==> flow/design.v <==
module CLK_1_MODULE (
    clk,
    rst_n,
    in_valid,
    seed_in,
    out_idle,
    out_valid,
    seed_out,
    clk1_handshake_flag1,
    clk1_handshake_flag2,
    clk1_handshake_flag3,
    clk1_handshake_flag4
);
input clk;
input rst_n;
input in_valid;
input [31:0] seed_in;
input out_idle;
output reg out_valid;
output reg [31:0] seed_out;
input clk1_handshake_flag1;
input clk1_handshake_flag2;
output clk1_handshake_flag3;
output clk1_handshake_flag4;
always @ (posedge clk or negedge rst_n)
begin
    if(!rst_n) out_valid <= 0;
    else begin
        if(in_valid) out_valid <= 1;
        else out_valid <= 0; 
    end
end
always @ (posedge clk or negedge rst_n)
begin
    if(!rst_n) seed_out <= 0;
    else
    begin
        if(in_valid) seed_out <= seed_in;
    end
end
endmodule
module CLK_2_MODULE (
    clk,
    rst_n,
    in_valid,
    fifo_full,
    seed,
    out_valid,
    rand_num,
    busy,
    handshake_clk2_flag1,
    handshake_clk2_flag2,
    handshake_clk2_flag3,
    handshake_clk2_flag4,
    clk2_fifo_flag1,
    clk2_fifo_flag2,
    clk2_fifo_flag3,
    clk2_fifo_flag4
);
input clk;
input rst_n;
input in_valid;
input fifo_full;
input [31:0] seed;
output reg out_valid;
output reg [31:0] rand_num;
output reg busy;
input handshake_clk2_flag1;
input handshake_clk2_flag2;
output handshake_clk2_flag3;
output handshake_clk2_flag4;
input clk2_fifo_flag1;
input clk2_fifo_flag2;
output reg clk2_fifo_flag3;
output clk2_fifo_flag4;
reg [31:0] seed_reg;
reg [31:0] seed_syn;
reg in_valid_d1;
reg in_valid_d2;
reg in_valid_d3;
reg [31:0] x_step1;
reg [31:0] x_step2;
reg [31:0] x_step3;
reg [31:0] x_step4;
parameter IDLE = 0;
parameter PAUSE = 1;
parameter OUTPUT = 2;
reg [1:0] current_state, next_state;
reg [7:0] out_256_cnt; 
NDFF_BUS_syn #(32) NDFF_bus_syn(.D(seed),.Q(seed_syn),.clk(clk),.rst_n(rst_n));
always @ (*)
begin
    next_state = 0;
    case(current_state)
        IDLE:
        begin
            if(in_valid_d3) next_state = OUTPUT;
            else next_state = IDLE;
        end
        OUTPUT:
        begin
            if(out_256_cnt == 255) next_state = IDLE;
            else next_state = PAUSE;
        end
        PAUSE:
        begin
            if(!fifo_full) next_state = OUTPUT;
            else next_state = PAUSE;
        end
    endcase
end
always @ (posedge clk or negedge rst_n)
begin
    if(!rst_n) out_256_cnt <= 0;
    else
    begin
        if(current_state == OUTPUT) out_256_cnt <= out_256_cnt + 1;
    end
end
always @ (posedge clk or negedge rst_n)
begin
    if(!rst_n) seed_reg <= 0;
    else
    begin
        if(in_valid_d3)  seed_reg <= seed_syn;
        else if(current_state == OUTPUT) seed_reg <= x_step4;
    end
end
always @ (posedge clk or negedge rst_n)
begin
    if(!rst_n) in_valid_d1 <= 0;
    else in_valid_d1 <= in_valid;
end
always @ (posedge clk or negedge rst_n)
begin
    if(!rst_n) 
    begin
        in_valid_d2 <= 0;
    end
    else 
    begin
        in_valid_d2 <= in_valid_d1;
    end
end
always @ (posedge clk or negedge rst_n)
begin
    if(!rst_n) 
    begin
        in_valid_d3 <= 0;
    end
    else 
    begin
        in_valid_d3 <= in_valid_d2;
    end
end
always @ (*)
begin
    busy = in_valid & ~in_valid_d1;
end
always @ (*)
begin
    x_step1 = seed_reg;
end
always @ (*)
begin
    x_step2 = x_step1 ^ (x_step1 << 13);
end
always @ (*)
begin
    x_step3 = x_step2 ^ (x_step2 >> 17);
end
always @ (*)
begin
    x_step4 = x_step3 ^ (x_step3 << 5);
end
always @ (posedge clk or negedge rst_n)
begin
    if(!rst_n) current_state <= IDLE;
    else current_state <= next_state;
end
always @ (*)
begin
    out_valid = (current_state == OUTPUT && !fifo_full);
end
always @ (*)
begin
    rand_num = x_step4;
end
endmodule
module CLK_3_MODULE (
    clk,
    rst_n,
    fifo_empty,
    fifo_rdata,
    fifo_rinc,
    out_valid,
    rand_num,
    fifo_clk3_flag1,
    fifo_clk3_flag2,
    fifo_clk3_flag3,
    fifo_clk3_flag4
);
input clk;
input rst_n;
input fifo_empty;
input [31:0] fifo_rdata;
output reg fifo_rinc;
output reg out_valid;
output reg [31:0] rand_num;
input fifo_clk3_flag1;
input fifo_clk3_flag2;
output fifo_clk3_flag3;
output fifo_clk3_flag4;
parameter SRAM_N_EMPTY = 0;
parameter R_DATA = 1;
parameter OUTPUT = 2;
reg [1:0] current_state, next_state;
always @ (*)
begin
    fifo_rinc = (current_state == R_DATA && !fifo_empty);
end
always @ (posedge clk or negedge rst_n)
begin
    if(!rst_n) current_state <= SRAM_N_EMPTY;
    else current_state <= next_state;
end
always @ (*)
begin
    next_state = 0;
    case(current_state)
        SRAM_N_EMPTY:
        begin
            if(fifo_empty) next_state = SRAM_N_EMPTY;
            else next_state = R_DATA;
        end
        R_DATA: next_state = OUTPUT;
        OUTPUT: 
        begin
            if(fifo_empty) next_state = SRAM_N_EMPTY;
            else next_state = R_DATA;
        end
    endcase
end
always @ (posedge clk or negedge rst_n)
begin
    if(!rst_n) rand_num <= 0;
    else
    begin
        if(current_state == OUTPUT) rand_num <= fifo_rdata;
        else rand_num <= 0;
    end
end
always @ (posedge clk or negedge rst_n)
begin
    if(!rst_n) out_valid <= 0;
    else
    begin
        if(current_state == OUTPUT) out_valid <= 1;
        else out_valid <= 0;
    end
end
endmodule
Reports on CLK_3_MODULE
The steps from the RTL of CLK_3_MODULE to its reports follow in flow order.
Lines are those of the file above, counted from 1.
Cell names lack the library's common part.
The mark - stands for no value.

design
  design top = CLK_3_MODULE
  clock = clk
  cell library = sky130hd
  corner = tt_025C_1v80

Elaborated design
Yosys after proc, flatten, opt, wreduce and memory -nomap, before mapping. Enables and synchronous resets that opt folds into registers are not counted as muxes. Memory bits, and registers merged into a memory's read port (data or address), are not among the register bits. Print and check cells are not counted. Equal cells are merged and count once.

word-level totals
  bits in registers = 35
  input bits = 37
  output and inout bits = 36
  cells after elaboration = 13

cells by class
  equal/unequal tests = 2
  multiplexer cells = 4
  reduce/logical cells = 4

operators by type and width
  kind                                                                    count
  32-bit 2-to-1 mux                                                       1
  2-bit parallel mux with 2-bit select                                    1
  2-bit by 1-bit equality test with 1-bit output (second input constant)  1
  2-bit equality test (second input constant)                             1
  2-bit zero test                                                         1
  2-bit OR reduction                                                      1
  1-bit 2-to-1 mux                                                        2
  1-bit logical AND                                                       1
  1-bit zero test                                                         1

Longest topological paths
Yosys ltp: most cells in a row. Word level: on the elaborated netlist, between registers, memories and ports. Mapped: between sequential cells and ports; inverters and the memories' decode and read muxes count.

depth
  depth in word-level cells = 3
  ABC_AREA = 1
  mapped depth = 4
  depth with buffers taken out = 2

Netlist
Source: synth_stat.txt of the flow (Yosys; design flattened, memories mapped). It holds for the ABC_AREA given above (unset counts as 0); a run with the other value may have another netlist.
The area totals of this step are shown rounded.

synthesis totals
  cell count = 113
  synthesis area = 1300 um2
  area of sequential cells = 900 um2
  flip-flops = 36
  buffer cells = 6

cells by type
  cell type  count  total area (um2)
  dfrtp_1    35     875.84
  inv_1      34     127.622
  nand2_1    27     101.347
  nand2_2    5      31.28
  buf_8      2      30.029
  dfstp_2    1      26.275
  buf_12     1      20.019
  buf_4      2      15.014
  nor2_1     4      15.014
  buf_6      1      11.261
  conb_1     1      3.754

Worst setup path after synthesis
Path of least setup slack by OpenSTA after synthesis, without wires, with an ideal clock, recovery checks aside; 20% of the period is set as input and as output delay. Where synthesis merged equal registers, the netlist keeps one of their names.

timing path post-synthesis
  kind = register to register
  start = register current_state
  end = register rand_num[0]
  period = 1.19 ns
  setup time = 0.113 ns
  launch time at the first pin = 0.000 ns
  arrival time = 0.702 ns
  data required time = 1.077 ns
  slack = 0.375 ns
  path delay = 0.815 ns
  driving pins on the path = 5
  buffers on the path = 2
  period reached after synthesis = 0.815 ns

"path delay" is the arrival time less input delay plus setup time.
"driving pins on the path" counts driving pins, that of a launching flip-flop among them; a cell with two outputs on the path counts twice.
"period reached after synthesis" is the clock period less the worst setup slack; recovery checks do not enter. This is arithmetic on one report: input and output delays are still those of the set period (20% each).
Where an end lacks its bit number, it is one bit of the signal, or one of the new flip-flops if synthesis recoded a state register.
At most two assigning lines are given for a register; there are more.

between the ends, post-synthesis
  path through = dfrtp_1 -> buf_6 -> buf_12 -> nand2_1 -> inv_1

ends and longest elaborated chain, post-synthesis
  element          line  RTL
  start, declared  217   reg [1:0] current_state, next_state;
  start, assigned  224   if(!rst_n) current_state <= SRAM_N_EMPTY;
  start, assigned  225   else current_state <= next_state;
  end, assigned    246   if(!rst_n) rand_num <= 0;
  end, assigned    249   if(current_state == OUTPUT) rand_num <= fifo_rdata;
  end, declared    209   output reg [31:0] rand_num;

Chain of elaborated cells between the ends: none given.

Path in the finished layout
From the final timing report of stored run 1: the path of least setup slack in the routed layout; clock arrival at registers is part of the times.

timing path after layout
  kind = register to output
  start = register current_state
  end = output fifo_rinc
  period = 1.45 ns
  external output delay = 0.29 ns
  launch time at the first pin = 0.27 ns
  arrival time = 0.88 ns
  data required time = 1.16 ns
  slack = 0.28 ns
  driving pins on the path = 4
  buffers on the path = 1

Where an end lacks its bit number, it is one bit of the signal, or one of the new flip-flops if synthesis recoded a state register.
The rows between start and end are the longest chain of elaborated cells between them; the timing report does not say that the signal goes this way. Where chains are equally long, one stands for them.
Each line given opens the expression or statement behind the cell; cells for indexed reads and writes are added by Yosys, which also makes memories of some case tables.

between the ends, after layout
  path through = dfrtp_1 -> inv_1 -> nor2_1 -> buf_2
  length of the longest elaborated chain = 2
  elaborated cells between the ends (all ways) = 2
  those cells by class = eq/ne (1); reduce/logical (1)

ends and longest elaborated chain, after layout
  element                                         line  RTL
  start, declared                                 217   reg [1:0] current_state, next_state;
  start, assigned                                 224   if(!rst_n) current_state <= SRAM_N_EMPTY;
  start, assigned                                 225   else current_state <= next_state;
  2-bit by 1-bit equality test with 1-bit output  220   fifo_rinc = (current_state == R_DATA && !fifo_empty);
  1-bit logical AND                               220
  end, declared                                   207   output reg fifo_rinc;

Memo
Re: implementation data of CLK_3_MODULE

Record of 2 stored runs of the RTL-to-layout flow on CLK_3_MODULE, platform sky130hd. The runs are unordered. Constraints: input delay and output delay 20% of the set period each, output load 0.01 pF.
"critical setup path time": the worst setup path's part of the clock period (all of it between registers, 20% less for each end at a port) less its slack. A launch clock that arrives late makes it longer, a capture clock that arrives late makes it shorter.
Measured values are rounded.
Among the settings, -- means not set for that run.
A result given as -- is not shown for that run.

setting or result                          stored run 1        stored run 2
period_ns                                  1.45                0.708
CORE_UTILIZATION                           30                  66
SETUP_SLACK_MARGIN                         0.24                --
PLACE_DENSITY_LB_ADDON                     0.0                 0.03
CELL_PAD_IN_SITES_GLOBAL_PLACEMENT         0                   1
CELL_PAD_IN_SITES_DETAIL_PLACEMENT         0                   1
ABC_AREA                                   1                   1
GPL_ROUTABILITY_DRIVEN                     1                   1
CTS_CLUSTER_SIZE                           98                  51
CAP_MARGIN                                 35                  20
SLEW_MARGIN                                40                  40
MAX_ROUTING_LAYER                          met5                met4
CORE_MARGIN                                2                   2
MIN_ROUTING_LAYER                          --                  met1
total die area (um2)                       4700                --
total negative slack on setup checks (ns)  0.000               --
critical setup path time (ns)              0.88                --
type of the worst setup path               register to output  --
smallest setup slack (ns)                  0.28                --
standard-cell area after layout (um2)      2100                --
synthesis area (um2)                       1300                --

Stored run 2: stopped before the end: placement reported FLW-0024
